==> flow/design.v <==
`timescale 1 ns / 1 ps
module LEDS (
	output reg    led1_red         , led2_red         , led3_red         ,
	output reg    led1_green       , led2_green       , led3_green       ,
	output reg    led1_blue        , led2_blue        , led3_blue        ,
	input  [7:0]  led1_red_value   , led2_red_value   , led3_red_value   ,
	input  [7:0]  led1_green_value , led2_green_value , led3_green_value ,
	input  [7:0]  led1_blue_value  , led2_blue_value  , led3_blue_value  ,
	input  [7:0]  led1_DC_value    , led2_DC_value    , led3_DC_value    ,
	input         rst              ,
	input         clk
);
localparam	CLK_FRQ_MHZ                = 24  ,
			COLOR_CNT_MAX_VALUE        = 255 ,
			PULSE_PER_SECOND           = (CLK_FRQ_MHZ * 1024),							 
			BRIGHTNESS_FACTOR          =  8  ,											 
			BRIGHTNESS_TIME_RESOLUTION = (PULSE_PER_SECOND / BRIGHTNESS_FACTOR) ;		 
reg  [31:0] cnt_time       = 0;
reg  [ 7:0] cnt_color     = 0;
reg         led1_red_int   = 0;
reg         led1_green_int = 0;
reg         led1_blue_int  = 0;
reg         led1_dc_int    = 0;
reg         led2_red_int   = 0;
reg         led2_green_int = 0;
reg         led2_blue_int  = 0;
reg         led2_dc_int    = 0;
reg         led3_red_int   = 0;
reg         led3_green_int = 0;
reg         led3_blue_int  = 0;
reg         led3_dc_int    = 0;
always @(posedge clk or posedge rst)
begin
	if (rst)
		{cnt_color, cnt_time} <= 0;
	else begin
		if (cnt_color ==   COLOR_CNT_MAX_VALUE       - 1)			cnt_color <= 0;
		else														cnt_color <= cnt_color + 1;
		if (cnt_time   == (BRIGHTNESS_TIME_RESOLUTION - 1))			cnt_time   <= 0;
		else														cnt_time   <= cnt_time   + 1;
	end
end
always @(posedge clk or posedge rst)
begin
	if (rst) begin
		{led1_red_int, led1_green_int, led1_blue_int, led1_dc_int} <= 0;
		{led2_red_int, led2_green_int, led2_blue_int, led2_dc_int} <= 0;
		{led3_red_int, led3_green_int, led3_blue_int, led3_dc_int} <= 0;
	end else begin		
		led1_red_int <= (cnt_color == led1_red_value) ? 0 : (cnt_color == 0) ? 1 : led1_red_int;
		led1_green_int <= (cnt_color == led1_green_value) ? 0 : (cnt_color == 0) ? 1 : led1_green_int;
		led1_blue_int <= (cnt_color == led1_blue_value) ? 0 : (cnt_color == 0) ? 1 : led1_blue_int;
		led1_dc_int <= (cnt_time == led1_DC_value * (BRIGHTNESS_TIME_RESOLUTION / 256)) ? 0 : (cnt_time == 0) ? 1 : led1_dc_int;		 
		led2_red_int <= (cnt_color == led2_red_value) ? 0 : (cnt_color == 0) ? 1 : led2_red_int;
		led2_green_int <= (cnt_color == led2_green_value) ? 0 : (cnt_color == 0) ? 1 : led2_green_int;
		led2_blue_int <= (cnt_color == led2_blue_value) ? 0 : (cnt_color == 0) ? 1 : led2_blue_int;
		led2_dc_int <= (cnt_time == led2_DC_value * (BRIGHTNESS_TIME_RESOLUTION / 256)) ? 0 : (cnt_time == 0) ? 1 : led2_dc_int;		 
		led3_red_int <= (cnt_color == led3_red_value) ? 0 : (cnt_color == 0) ? 1 : led3_red_int;
		led3_green_int <= (cnt_color == led3_green_value) ? 0 : (cnt_color == 0) ? 1 : led3_green_int;
		led3_blue_int <= (cnt_color == led3_blue_value) ? 0 : (cnt_color == 0) ? 1 : led3_blue_int;
		led3_dc_int <= (cnt_time == led3_DC_value * (BRIGHTNESS_TIME_RESOLUTION / 256)) ? 0 : (cnt_time == 0) ? 1 : led3_dc_int;		 
	end
end
always @(posedge clk or posedge rst)
begin
	if (rst) begin
		{led1_red, led1_green, led1_blue } <= 0;
		{led2_red, led2_green, led2_blue } <= 0;
		{led3_red, led3_green, led3_blue } <= 0;
	end else begin
		led1_red   <= led1_dc_int & led1_red_int    ;
		led1_green <= led1_dc_int & led1_green_int  ;
		led1_blue  <= led1_dc_int & led1_blue_int   ;
		led2_red   <= led2_dc_int & led2_red_int    ;
		led2_green <= led2_dc_int & led2_green_int  ;
		led2_blue  <= led2_dc_int & led2_blue_int   ;
		led3_red   <= led3_dc_int & led3_red_int    ;
		led3_green <= led3_dc_int & led3_green_int  ;
		led3_blue  <= led3_dc_int & led3_blue_int   ;
	end
end
endmodule
## Reports on LEDS

What the tools print for LEDS, step after step.
Lines are those of the file above, counted from 1.
Cell names lack the library's common part.
Not given: n/a

| design | value |
|---|---|
| design top | LEDS |
| clock input | clk |
| standard-cell library | sky130hd |
| timing corner | tt_025C_1v80 |

## Word-level counts

Counts by Yosys on the flattened word-level netlist (proc, flatten, opt, wreduce; memories kept). Register bits leave out memories and registers merged into their read ports (data or address). Print and check cells are left out. Cells with the same type and inputs are merged into one.

| cells by class | value |
|---|---|
| add/subtract/negate cells | 2 |
| multiply operators | 3 |
| divide/modulo/power cells | 0 |
| magnitude comparators | 0 |
| eq/ne operators | 14 |
| shifts and indexed selects | 0 |
| mux-type cells | 16 |
| bitwise operators | 9 |
| reductions and logical operators | 14 |

Operators with widths:

| kind | number |
|---|---|
| == test 32 x 12 -> 1 bit | 3 |
| == test 8 bit | 9 |
| multiplier 8 x 2 -> 10 bit (second input constant) | 3 |
| adder 32 x 1 -> 32 bit (second input constant) | 1 |
| == test 32 x 12 -> 1 bit (second input constant) | 1 |
| zero test 32 bit | 1 |
| 2-to-1 mux 32 bit | 1 |
| nonzero test 2 bit | 12 |
| 2-to-1 mux 1 bit | 14 |
| bitwise AND 1 bit | 9 |
| adder 8 x 1 -> 8 bit (second input constant) | 1 |
| == test 8 bit (second input constant) | 1 |
| zero test 8 bit | 1 |
| 2-to-1 mux 8 bit | 1 |

| word-level totals | value |
|---|---|
| register bits | 61 |
| bits in latches | 0 |
| memory bits (writable) | 0 |
| memory bits (read-only) | 0 |
| word width x clocked read ports | 0 |
| memories kept | 0 |
| bits of input ports | 98 |

## Logic depth

Depth = most cells in a row (Yosys ltp): at word level without a register or memory, in the mapped netlist without a sequential cell, where the memories' decode and read muxes count.

| depth | value |
|---|---|
| word-level depth | 3 |
| ABC_AREA | 1 |
| mapped depth | 15 |

## Synthesis result

Yosys stat after the flow's synthesis: flattened, memories mapped to cells. It holds for the ABC_AREA given above (unset counts as 0); a run with the other value may have another netlist.
Totals and module areas in this step are rounded.

Cells by type:

| cell | number | area in all (µm²) |
|---|---|---|
| dfrtp_1 | 61 | 1.53E+03 |
| nand2_1 | 185 | 694.416 |
| inv_1 | 124 | 465.446 |
| xor2_1 | 49 | 429.162 |
| ha_1 | 29 | 362.848 |
| nor2_1 | 91 | 341.578 |
| xnor2_1 | 30 | 262.752 |
| nand3_1 | 42 | 210.202 |
| or2_2 | 31 | 193.936 |
| nand4_1 | 24 | 150.144 |
| a21oi_1 | 21 | 105.101 |
| nor3_1 | 18 | 90.086 |
| nor4_1 | 14 | 87.584 |
| buf_2 | 13 | 65.062 |
| fa_1 | 3 | 60.058 |
| nand3_2 | 4 | 40.038 |
| nor2_4 | 3 | 33.782 |
| buf_4 | 4 | 30.029 |

Not listed: further types 21, cells in them 41.

| synthesis totals | value |
|---|---|
| cells in the netlist | 787 |
| chip area (Yosys) | 5500 µm² |
| sequential area | 1500 µm² |
| flip-flops | 61 |

## Timing after synthesis

Path of least setup slack by OpenSTA after synthesis, without wires, with an ideal clock, recovery checks aside; 20% of the period is set as input and as output delay. Where synthesis merged equal registers, the netlist keeps one of their names.

| timing after synthesis | value |
|---|---|
| path type | input port to flip-flop |
| from | in led1_DC_value[0] |
| to | reg led1_dc_int |
| period | 3590 ps |
| input delay | 718 ps |
| arrival time | 1992 ps |
| setup slack | 1481 ps |
| delay of the path | 1391 ps |
| driving pins on the path | 13 |
| path buffers | 0 |
| synthesis period reached | 2109 ps |

"delay of the path" = arrival - input delay + setup time.
"driving pins on the path": output pins that drive a net of the path, with the launching flip-flop's if there is one; two outputs of one cell count as two.
"synthesis period reached" is the clock period less the worst setup slack; recovery checks do not enter. This is arithmetic on one report: input and output delays are still those of the set period (20% each).
Between the ends stands the longest chain of elaborated cells between them, by number of cells; it is not shown to be the way that was timed. Of several equally long chains one is given.
A line is the first line of the expression or statement that the cell stems from. Yosys adds cells for indexed reads and writes and turns some case tables into memories.

| between the ends, after synthesis | value |
|---|---|
| path through | ha_1 > inv_1 > fa_1 > inv_1 > nand2_1 > nand2_1 > nand3_1 > nor2_1 > nand2_1 > nor2_1 > nand4_1 > nor2_1 > nor2_1 |
| cells in the longest elaborated chain | 3 |
| elaborated cells between the ends (all ways) | 4 |

RTL lines, path after synthesis:

| item | RTL line | source |
|---|---|---|
| start, declared | 9 | `input [7:0] led1_DC_value , led2_DC_value , led3_DC_value ,` |
| multiplier 8 x 2 -> 10 bit | 53 | `led1_dc_int <= (cnt_time == led1_DC_value * (BRIGHTNESS_TIME_RESOLUTION / 256)) ? 0 : (cnt_time == 0) ? 1 : le ...` |
| == test 32 x 12 -> 1 bit | 53 |  |
| 2-to-1 mux 1 bit | 53 |  |
| end, assigned | 53 |  |
| end, declared | 23 | `reg         led1_dc_int    = 0;` |

## Worst path after layout

Path of least setup slack in the final report of job 1 (OpenROAD, finished layout, wires in). Where an end is a register, its clock arrival counts in the times.
The path's times are printed in steps of 10 ps; the period is the one set.

| timing post-layout | value |
|---|---|
| path type | input port to flip-flop |
| from | in led3_DC_value[1] |
| to | reg led3_dc_int |
| period | 3180 ps |
| input delay | 640 ps |
| arrival time | 2730 ps |
| setup slack | 700 ps |
| driving pins on the path | 16 |
| path buffers | 1 |

Between the ends stands the longest chain of elaborated cells between them, by number of cells; it is not shown to be the way that was timed. Of several equally long chains one is given.

| between the ends, post-layout | value |
|---|---|
| path through | clkdlybuf4s50_1 > ha_1 > inv_1 > fa_1 > inv_1 > nand3_1 > nand2_1 > nand2_1 > nand2_1 > nand2_1 > nand2_1 > nand2_1 > nor2_1 > nand3_1 > nand2_1 > inv_1 |
| cells in the longest elaborated chain | 3 |
| elaborated cells between the ends (all ways) | 4 |

RTL lines, path post-layout:

| item | RTL line | source |
|---|---|---|
| start, declared | 9 | `input [7:0] led1_DC_value , led2_DC_value , led3_DC_value ,` |
| multiplier 8 x 2 -> 10 bit | 61 | `led3_dc_int <= (cnt_time == led3_DC_value * (BRIGHTNESS_TIME_RESOLUTION / 256)) ? 0 : (cnt_time == 0) ? 1 : le ...` |
| == test 32 x 12 -> 1 bit | 61 |  |
| 2-to-1 mux 1 bit | 61 |  |
| end, assigned | 61 |  |
| end, declared | 31 | `reg         led3_dc_int    = 0;` |

Hand-over note for LEDS

Settings and measured results of 2 stored flow runs for module LEDS (sky130hd), not sorted in any way. The constraints put input and output delay at 20% of the set period each and load the outputs with 0.01 pF.
"worst setup path time" = time allowed to the worst setup path (clock period - input delay - output delay, where it has them) - its slack; a late launch clock adds to it, a late capture clock takes from it.
"worst setup path time" is known to 10 ps.
The results are shown rounded.

#### Job 1

| setting | value |
|---|---|
| period_ns | `3.18` |
| CORE_UTILIZATION | `45` |
| PLACE_DENSITY_LB_ADDON | `0.1` |
| CELL_PAD_IN_SITES_DETAIL_PLACEMENT | `1` |
| TNS_END_PERCENT | `5` |
| ABC_AREA | `1` |
| GPL_ROUTABILITY_DRIVEN | `0` |
| CTS_CLUSTER_SIZE | `58` |
| SLEW_MARGIN | `35` |
| MIN_ROUTING_LAYER | `met2` |
| CAP_MARGIN | `20` |
| CORE_MARGIN | `2` |

| result | value |
|---|---|
| final utilization | 0.58 |
| smallest hold slack | 460 ps |
| die footprint | 13000 µm² |
| synthesis area | 5500 µm² |
| worst slack on setup checks | 700 ps |
| standard-cell area after routing | 6900 µm² |
| worst setup path time | 1840 ps |
| worst path kind | input port to flip-flop |

#### Job 2

| setting | value |
|---|---|
| period_ns | `2.33` |
| CORE_UTILIZATION | `32` |
| SETUP_SLACK_MARGIN | `-0.09` |
| PLACE_DENSITY_LB_ADDON | `0.1` |
| CELL_PAD_IN_SITES_GLOBAL_PLACEMENT | `2` |
| TNS_END_PERCENT | `90` |
| GPL_ROUTABILITY_DRIVEN | `0` |
| CAP_MARGIN | `5` |
| CORE_MARGIN | `2` |
| SLEW_MARGIN | `20` |

| result | value |
|---|---|
| die footprint | 16000 µm² |
| final utilization | 0.46 |
| standard-cell area after routing | 6800 µm² |
| smallest hold slack | 480 ps |
| worst setup path time | 1870 ps |
| worst path kind | input port to flip-flop |
| synthesis area | 4800 µm² |
| worst slack on setup checks | -10 ps |

End of note.
