==> flow/design.v <==
`timescale 1 ns / 1 ps
module SMALL_FIFO #(parameter 
	DATA_WIDTH = 8,
	FIFO_DEPTH = 20
) (
	input        [DATA_WIDTH - 1 : 0]  data_in            ,
	input                              write              ,
	input                              read               ,
	output reg   [DATA_WIDTH - 1 : 0]  data_out       = 0 ,
	output reg                         data_out_valid = 0 ,
	output                             empty              ,
	output                             full               ,
	input                              enable             ,
	input                              rst,
	input                              clk
);
integer i;
reg [DATA_WIDTH - 1 : 0] mem_data  [0 : FIFO_DEPTH];
reg                      mem_wr_en [0 : FIFO_DEPTH];
wire   wr = write &~ full ;
wire   rd = read &~ empty;
assign empty = ~mem_wr_en [0];
assign full  =  mem_wr_en [FIFO_DEPTH - 1] &  mem_wr_en [FIFO_DEPTH - 2] ;
always @(posedge clk or posedge rst)
begin
	if (rst)
		for (i = 0; i <= FIFO_DEPTH; i = i + 1)
			{mem_wr_en [i], mem_data [i]} <= 0;
	else if (!enable)
		for (i = 0; i <= FIFO_DEPTH; i = i + 1)
			mem_wr_en [i] <= 0;	
	else begin			
		if (rd || (mem_wr_en [0] == 0)) begin
			mem_data  [0] <= mem_data  [1];
			mem_wr_en [0] <= mem_wr_en [1];
		end
		for (i = 1; i < FIFO_DEPTH; i = i + 1) begin
			if (rd || (mem_wr_en  [i-1] == 0) || (mem_wr_en [i] == 0)) begin
				mem_data  [i] <= mem_data  [i + 1];
				mem_wr_en [i] <= mem_wr_en [i + 1];
			end	
		end
		mem_data  [FIFO_DEPTH] <= data_in;
		mem_wr_en [FIFO_DEPTH] <= wr;
	end
end
always @(posedge clk or posedge rst)
begin
	if (rst)
		{data_out_valid, data_out} <= 0;
	else begin
		data_out_valid <= enable & rd;
		if (enable & rd)
			data_out <= mem_data[0];
	end
end
endmodule
==> Reports on SMALL_FIFO <==
The steps from the RTL of SMALL_FIFO to its reports follow in flow order.
Line numbers count from 1 in the design file above.
Operators carry their Yosys type and port widths (W data, S select, Z words).
Library cell names are shortened.
{ "design": {"design": "SMALL_FIFO", "clock": "clk", "cell_library": "sky130hd", "lib_corner": "tt_025C_1v80"} }

==> After elaboration <==
Yosys after proc, flatten, opt, wreduce and memory -nomap, before mapping. Print and check cells are not counted. Equal cells are merged and count once.
{ "bits": {"reg_bits": 198, "output_inout_bits": 11, "word_cells": 188} }
{ "op_classes": {"eq_ne": 20, "mux": 41, "logic": 25, "n_reduce_logical": 58} }
{ "op_table": {"columns": ["cell", "n"], "rows": [
  ["$mux W1", 41],
  ["$ne A2 B1 Y1 const B", 20],
  ["$reduce_and A2 Y1", 20],
  ["$logic_or A1 B1 Y1", 38],
  ["$not A1 Y1", 21],
  ["$and A1 B1 Y1", 4]
]} }

==> Logic depth <==
Yosys ltp: most cells in a row. Word level: on the elaborated netlist, between registers, memories and ports. Mapped: between sequential cells and ports; inverters and the memories' decode and read muxes count.
{ "depth": {"word_depth": 5, "abc_area": 1, "depth_mapped": 7} }

==> Mapped cells and area <==
The flow's flattened synthesis, as Yosys stat reports it; memories are mapped. The netlist is that of the ABC_AREA named above (0 if unset); the other value can give another one.
{ "synth_totals": {"stdcells": 844, "mapped_area_um2": 7925.1, "seqArea_um2": 4954.8, "ffs": 198, "n_buf": 27} }
{ "by_type": {"columns": ["type", "n"], "rows": [
  ["dfrtp_1", 198],
  ["nand2_1", 399],
  ["nand3_1", 160],
  ["nand3_4", 9],
  ["nand2_4", 10],
  ["nand3_2", 10],
  ["o21ai_0", 19],
  ["buf_2", 15],
  ["clkbuf_1", 8],
  ["buf_6", 2],
  ["buf_12", 1],
  ["inv_1", 5],
  ["nand2_2", 2],
  ["buf_4", 1],
  ["clkinv_1", 2],
  ["nor2_1", 2],
  ["a21oi_1", 1]
]} }

==> Timing after synthesis <==
OpenSTA on the mapped netlist: ideal clock, no wires. The path of least setup slack (recovery checks aside). Input and output delay are each 20% of the period. Register names are those of the netlist, which keeps one name where synthesis merged equal registers.
{ "synth_timing": {"path_kind": "flip-flop to flip-flop", "from": "reg mem_wr_en[0]", "to": "reg mem_data[10][0]", "period_ns": 1.46, "arrival_ns": 1.107, "slack_ns": 0.288, "path_delay_ns": 1.173, "stages": 8, "n_path_buf": 2, "synth_period_reached_ns": 1.172} }
"path_delay_ns" = arrival - input delay + setup time.
"stages" counts driving pins, that of a launching flip-flop among them; a cell with two outputs on the path counts twice.
"synth_period_reached_ns" is the clock period less the worst setup slack; recovery checks do not enter. This is arithmetic on one report: input and output delays are still those of the set period (20% each).
Between the ends stands the longest chain of elaborated cells between them, by number of cells; it is not shown to be the way that was timed. Of several equally long chains one is given.
Each line given opens the expression or statement behind the cell; cells for indexed reads and writes are added by Yosys, which also makes memories of some case tables.
{ "synth_via": {"cell_sequence": "dfrtp_1 buf_6 nand2_4 buf_12 nand3_4 nand2_4 nand2_1 nand2_1", "elab_chain_cells": 4, "cells_between": 4, "cone_lines": 2, "classes_between": "1 x logic; 3 x reduce/logical"} }
{ "synth_lines": {"columns": ["element", "line_no", "source"], "rows": [
  ["from (decl)", 19, "reg                      mem_wr_en [0 : FIFO_DEPTH];"],
  ["from (assign)", 31, "mem_wr_en [i] <= 0;"],
  ["from (assign)", 35, "mem_wr_en [0] <= mem_wr_en [1];"],
  ["$and A1 B1 Y1", 21, "wire   rd = read &~ empty;"],
  ["$logic_or A1 B1 Y1 x2", 38, "if (rd || (mem_wr_en [i-1] == 0) || (mem_wr_en [i] == 0)) begin"],
  ["$reduce_and A2 Y1", null, null],
  ["to (assign)", 39, "mem_data [i] <= mem_data [i + 1];"],
  ["to (decl)", 18, "reg [DATA_WIDTH - 1 : 0] mem_data  [0 : FIFO_DEPTH];"]
]} }

==> Timing after layout <==
Path of least setup slack in the final report of entry A (OpenROAD, finished layout, wires in). Where an end is a register, its clock arrival counts in the times.
{ "layout_timing": {"path_kind": "flip-flop to output port", "from": "reg mem_wr_en[0]", "to": "out empty", "period_ns": 2.16, "out_delay_ns": 0.43, "arrival_ns": 1.60, "slack_ns": 0.13, "stages": 3, "n_path_buf": 1} }
Between the ends stands the longest chain of elaborated cells between them, by number of cells; it is not shown to be the way that was timed. Of several equally long chains one is given.
{ "layout_via": {"cell_sequence": "dfrtp_1 inv_1 clkdlybuf4s50_1", "elab_chain_cells": 1, "cells_between": 1, "classes_between": "1 x logic"} }
{ "layout_lines": {"columns": ["element", "line_no", "source"], "rows": [
  ["from (decl)", 19, "reg                      mem_wr_en [0 : FIFO_DEPTH];"],
  ["from (assign)", 31, "mem_wr_en [i] <= 0;"],
  ["from (assign)", 35, "mem_wr_en [0] <= mem_wr_en [1];"],
  ["$not A1 Y1", 22, "assign empty = ~mem_wr_en [0];"],
  ["to (decl)", 11, "output empty ,"]
]} }

Stored flow runs of SMALL_FIFO (2 of them; Yosys, OpenROAD, sky130hd). They differ in their settings and are not a sequence. Constraints: input delay and output delay 20% of the set period each, output load 0.01 pF.
"worst_setup_path_time_ns" = time allowed to the worst setup path (clock period - input delay - output delay, where it has them) - its slack; a late launch clock adds to it, a late capture clock takes from it.
[
  {
    "run": "entry A",
    "settings": { "period_ns": 2.16, "CORE_UTILIZATION": 35, "PLACE_DENSITY_LB_ADDON": 0.3, "CORE_MARGIN": 4, "CELL_PAD_IN_SITES_DETAIL_PLACEMENT": 2, "TNS_END_PERCENT": 30, "ABC_AREA": 1, "CAP_MARGIN": 15, "SLEW_MARGIN": 20 },
    "results": { "die_area_um2": 25114.3, "final_util_pct": 42.0, "worst_setup_path_time_ns": 1.60, "worst_path_kind": "flip-flop to output port", "ws_setup_ns": 0.132, "synthArea_um2": 7925.1, "cell_area_final_um2": 9243.9 }
  },
  {
    "run": "entry B",
    "settings": { "period_ns": 1.92, "CORE_UTILIZATION": 69, "SETUP_SLACK_MARGIN": -0.09, "PLACE_DENSITY": 0.46, "CORE_MARGIN": 8, "CELL_PAD_IN_SITES_DETAIL_PLACEMENT": 1, "TNS_END_PERCENT": 70, "ABC_AREA": 0, "GPL_ROUTABILITY_DRIVEN": 0, "CTS_CLUSTER_DIAMETER": 278, "CAP_MARGIN": 40, "SLEW_MARGIN": 20 },
    "outcome": "unfinished; error DPL-0033 in placement"
  }
]
